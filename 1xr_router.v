==> flow/design.v <==
`timescale 1ns/1ps
module router_1x3 (
    input  wire        clk,
    input  wire        resetn,
    input  wire        pkt_valid,
    input  wire [7:0]  data_in,
    output reg  [7:0]  data_out_0,
    output reg  [7:0]  data_out_1,
    output reg  [7:0]  data_out_2,
    output reg         vld_out_0,
    output reg         vld_out_1,
    output reg         vld_out_2,
    output reg         err,
    output reg  [7:0]  parity_calc
);
    parameter IDLE   = 2'b00,
              HEADER = 2'b01,
              DATA   = 2'b10,
              PARITY = 2'b11;
    reg [1:0] current_state, next_state;
    reg [1:0] dest;
    reg [7:0] parity_recv;
    reg       parity_ready;
    always @(posedge clk or negedge resetn) begin
        if (!resetn)
            current_state <= IDLE;
        else
            current_state <= next_state;
    end
    always @(*) begin
        next_state = current_state;
        case (current_state)
            IDLE:   if (pkt_valid) next_state = HEADER;
            HEADER: next_state = DATA;
            DATA:   if (!pkt_valid) next_state = PARITY;
            PARITY: next_state = IDLE;
        endcase
    end
    always @(posedge clk or negedge resetn) begin
        if (!resetn)
            parity_ready <= 1'b0;
        else if (current_state == PARITY)
            parity_ready <= ~parity_ready;
        else
            parity_ready <= 1'b0;
    end
    always @(posedge clk or negedge resetn) begin
        if (!resetn) begin
            dest <= 2'b00;
            parity_calc <= 8'd0;
            parity_recv <= 8'd0;
            err <= 1'b0;
            data_out_0 <= 8'd0;
            data_out_1 <= 8'd0;
            data_out_2 <= 8'd0;
            {vld_out_0, vld_out_1, vld_out_2} <= 3'b000;
        end
        else begin
            case (current_state)
                IDLE: begin
                    data_out_0 <= 8'd0;
                    data_out_1 <= 8'd0;
                    data_out_2 <= 8'd0;
                    {vld_out_0, vld_out_1, vld_out_2} <= 3'b000;
                    parity_calc <= 8'd0;
                    parity_recv <= 8'd0;
                    err <= 1'b0;
                end
                HEADER: begin
                    dest <= data_in[1:0];    
                    parity_calc <= data_in;  
                    {vld_out_0, vld_out_1, vld_out_2} <= 3'b000;
                end
                DATA: begin
                    if (pkt_valid) begin
                        parity_calc <= parity_calc ^ data_in;
                        case (dest)
                            2'b00: begin
                                data_out_0 <= data_in;
                                {vld_out_0, vld_out_1, vld_out_2} <= 3'b100;
                            end
                            2'b01: begin
                                data_out_1 <= data_in;
                                {vld_out_0, vld_out_1, vld_out_2} <= 3'b010;
                            end
                            2'b10: begin
                                data_out_2 <= data_in;
                                {vld_out_0, vld_out_1, vld_out_2} <= 3'b001;
                            end
                            default: {vld_out_0, vld_out_1, vld_out_2} <= 3'b000;
                        endcase
                    end 
                    else begin
                        data_out_0 <= 8'd0;
                        data_out_1 <= 8'd0;
                        data_out_2 <= 8'd0;
                        {vld_out_0, vld_out_1, vld_out_2} <= 3'b000;
                    end
                end
                PARITY: begin
                    data_out_0 <= 8'd0;
                    data_out_1 <= 8'd0;
                    data_out_2 <= 8'd0;
                    {vld_out_0, vld_out_1, vld_out_2} <= 3'b000;
                    if (!parity_ready)
                        parity_recv <= data_in;
                    if (parity_calc == data_in)
                        err <= 1'b0;
                    else
                        err <= 1'b1;
                end
            endcase
        end
    end
endmodule
### Reports on router_1x3

What the tools print for router_1x3, step after step.
Line numbers count from 1 in the design file above.
Not given: --

| set-up | value |
|---|---|
| top | router_1x3 |
| clock | clk |
| library | sky130hd |
| timing corner | tt_025C_1v80 |

### Elaborated design

Yosys after proc, flatten, opt, wreduce and memory -nomap, before mapping. Memory bits, and registers merged into a memory's read port (data or address), are not among the register bits. Print and check cells are not counted.

| storage and ports | value |
|---|---|
| elaborated cells | 54 |
| bits of input ports | 11 |
| memories kept | 0 |
| register bits after elaboration | 40 |
| word width x clocked read ports | 0 |
| output and inout port bits | 36 |
| latch bits | 0 |
| memory bits (writable) | 0 |
| memory bits (read-only) | 0 |

| operators by class | value |
|---|---|
| div/mod/pow operators | 0 |
| multiply operators | 0 |
| bitwise gates (word level) | 1 |
| equal/unequal tests | 12 |
| shift operators | 0 |
| magnitude comparators | 0 |
| add/sub/neg operators | 0 |
| reductions and logical operators | 12 |
| multiplexer cells | 19 |

Operators by type and width:

| kind | number |
|---|---|
| 2-to-1 mux 8 bit | 7 |
| parallel mux 8 bit (select 2 bit) | 3 |
| parallel mux 8 bit (select 3 bit) | 1 |
| AND reduction 2 bit | 5 |
| inequality test 3 bit with constant B | 3 |
| parallel mux 3 bit (select 3 bit) | 1 |
| equality test 8 bit | 1 |
| XOR 8 bit | 1 |
| parallel mux 2 bit (select 4 bit) | 1 |
| equality test 2 bit with constant B | 3 |
| inequality test 2 bit with constant B | 3 |
| parallel mux 3 bit (select 2 bit) | 1 |
| equality test 2 x 1 -> 1 bit with constant B | 2 |
| zero test 2 bit | 2 |
| nonzero test 2 bit | 2 |
| 2-to-1 mux 2 bit | 2 |
| nonzero test 3 bit | 1 |
| OR reduction 3 bit | 1 |
| 2-to-1 mux 3 bit | 1 |
| OR reduction 2 bit | 1 |
| parallel mux 1 bit (select 2 bit) | 1 |
| 2-to-1 mux 1 bit | 1 |

### Longest topological paths

Depth = most cells in a row (Yosys ltp): at word level without a register or memory, in the mapped netlist without a sequential cell, where the memories' decode and read muxes count.

| logic depth | value |
|---|---|
| word-level depth | 4 |
| ABC_AREA | 1 |
| mapped depth | 8 |
| gate-level depth less buffers | 8 |

### After synthesis

Source: synth_stat.txt of the flow (Yosys; design flattened, memories mapped). It holds for the ABC_AREA given above (unset counts as 0); a run with the other value may have another netlist.

| synthesis totals | value |
|---|---|
| standard cells after synthesis | 210 |
| buffers | 6 |
| chip area (Yosys) | 1,841.8 um2 |
| sequential area | 1,052.3 um2 |
| flip-flops | 42 |

Cell types:

| cell | number | total area (um2) |
|---|---|---|
| sky130_fd_sc_hd__dfrtp_1 | 41 | 1.03E+03 |
| sky130_fd_sc_hd__nand2_1 | 82 | 307.795 |
| sky130_fd_sc_hd__o21ai_0 | 23 | 115.11 |
| sky130_fd_sc_hd__inv_1 | 20 | 75.072 |
| sky130_fd_sc_hd__buf_6 | 5 | 56.304 |
| sky130_fd_sc_hd__o21ai_1 | 8 | 40.038 |
| sky130_fd_sc_hd__o22ai_1 | 6 | 37.536 |
| sky130_fd_sc_hd__nand2_2 | 5 | 31.28 |
| sky130_fd_sc_hd__dfstp_2 | 1 | 26.275 |
| sky130_fd_sc_hd__o31ai_1 | 3 | 22.522 |
| sky130_fd_sc_hd__a31oi_4 | 1 | 21.27 |
| sky130_fd_sc_hd__o21ai_2 | 2 | 17.517 |
| sky130_fd_sc_hd__nor3_1 | 3 | 15.014 |
| sky130_fd_sc_hd__nor2_2 | 2 | 12.512 |
| sky130_fd_sc_hd__inv_2 | 2 | 7.507 |
| sky130_fd_sc_hd__nor2_1 | 2 | 7.507 |
| sky130_fd_sc_hd__o21bai_1 | 1 | 7.507 |
| sky130_fd_sc_hd__inv_4 | 1 | 6.256 |

Not listed: further types 2, cells in them 2.

### Path before layout

Path of least setup slack by OpenSTA after synthesis, without wires, with an ideal clock, recovery checks aside; 20% of the period is set as input and as output delay. Where synthesis merged equal registers, the netlist keeps one of their names.

| path after synthesis | value |
|---|---|
| path kind | input-to-reg |
| start | input pkt_valid |
| end | register data_out_0[0] |
| setup slack | 1,657 ps |
| stages on the path | 7 |
| input delay | 580 ps |
| arrival time | 1,116 ps |
| period | 2,900 ps |
| path delay | 663 ps |
| synthesis period reached | 1,243 ps |

"path delay" = arrival - input delay + setup time.
"stages on the path": output pins that drive a net of the path, with the launching flip-flop's if there is one; two outputs of one cell count as two.
"synthesis period reached" is the clock period less the worst setup slack; recovery checks do not enter. This is arithmetic on one report: input and output delays are still those of the set period (20% each).
Between the ends stands the longest chain of elaborated cells between them, by number of cells; it is not shown to be the way that was timed. Of several equally long chains one is given.
Each line given opens the expression or statement behind the cell; cells for indexed reads and writes are added by Yosys, which also makes memories of some case tables.
A register here has more assigning lines than the two given.

| on the way, after synthesis | value |
|---|---|
| path through | sky130_fd_sc_hd__nand2_1 -> sky130_fd_sc_hd__clkinv_1 -> sky130_fd_sc_hd__nand2_1 -> sky130_fd_sc_hd__nand2_2 -> sky130_fd_sc_hd__buf_6 -> sky130_fd_sc_hd__nand2_1 -> sky130_fd_sc_hd__o21ai_0 |
| cells in the longest elaborated chain | 2 |
| elaborated cells on any way between the ends | 4 |
| classes of those cells | eq/ne (1); mux (2); reduce/logical (1) |

RTL lines, path after synthesis:

| element | line | text |
|---|---|---|
| start, declared | 5 | `input  wire        pkt_valid,` |
| 2-to-1 mux 8 bit | 75 | `if (pkt_valid) begin` |
| parallel mux 8 bit (select 2 bit) | 59 | `case (current_state)` |
| end, assigned | 61 | `data_out_0 <= 8'd0;` |
| end, assigned | 79 | `data_out_0 <= data_in;` |
| end, declared | 7 | `output reg  [7:0]  data_out_0,` |

### Worst path after layout

From the final timing report of flow run 1: the path of least setup slack in the routed layout; clock arrival at registers is part of the times.
The path's times are printed in steps of 10 ps; the period is the one set.

| path post-layout | value |
|---|---|
| path kind | reg-to-reg |
| start | register current_state |
| end | register data_out_2[6] |
| arrival time | 1,380 ps |
| period | 905 ps |
| setup slack | -290 ps |
| stages on the path | 6 |

An end named without its bit number is one bit of that signal or, where synthesis recoded a state register, one of its new flip-flops.
A register here has more assigning lines than the two given.

| on the way, post-layout | value |
|---|---|
| path through | sky130_fd_sc_hd__dfstp_2 -> sky130_fd_sc_hd__nor2_4 -> sky130_fd_sc_hd__nand2_8 -> sky130_fd_sc_hd__nand2_4 -> sky130_fd_sc_hd__nand2_2 -> sky130_fd_sc_hd__o31ai_4 |

RTL lines, path post-layout:

| element | line | text |
|---|---|---|
| start, declared | 20 | `reg [1:0] current_state, next_state;` |
| start, assigned | 26 | `current_state <= IDLE;` |
| start, assigned | 28 | `current_state <= next_state;` |
| end, assigned | 55 | `data_out_2 <= 8'd0;` |
| end, assigned | 87 | `data_out_2 <= data_in;` |
| end, declared | 9 | `output reg  [7:0]  data_out_2,` |

Chain of elaborated cells between the ends: none given.

Subject: router_1x3 on sky130hd, stored results

Hello all,

Settings and measured results of 2 stored flow runs for module router_1x3 (sky130hd), not sorted in any way. The constraints put input and output delay at 20% of the set period each and load the outputs with 0.01 pF.
By "reached clock period" is meant the clock period of the run minus its worst setup slack. This is arithmetic on one report: input and output delays are still those of the set period (20% each).
Settings: . = not set for that run.

| name | flow run 1 | flow run 2 |
|---|---|---|
| period_ns | 0.905 | 2.38 |
| CORE_UTILIZATION | 28 | 50 |
| PLACE_DENSITY_LB_ADDON | 0.29 | . |
| CORE_MARGIN | 5 | 3 |
| CELL_PAD_IN_SITES_GLOBAL_PLACEMENT | 3 | . |
| TNS_END_PERCENT | 15 | . |
| ABC_AREA | 1 | . |
| CTS_CLUSTER_SIZE | 17 | 10 |
| CTS_CLUSTER_DIAMETER | 359 | . |
| CAP_MARGIN | 0 | 20 |
| SLEW_MARGIN | 35 | 20 |
| MIN_ROUTING_LAYER | met1 | . |
| MAX_ROUTING_LAYER | met4 | . |
| SETUP_SLACK_MARGIN | . | 0.08 |
| CORE_ASPECT_RATIO | . | 0.68 |
| worst setup slack after layout (ps) | -294 | 567 |
| full die area (um2) | 8,300.1 | 4,571.8 |
| setup TNS (ps) | -11,934 | 0 |
| post-layout utilization | 0.47 | 0.712 |
| cell area after synthesis (um2) | 1,841.8 | 1,891.8 |
| reached clock period (ps) | 1,199 | 1,813 |

Thanks
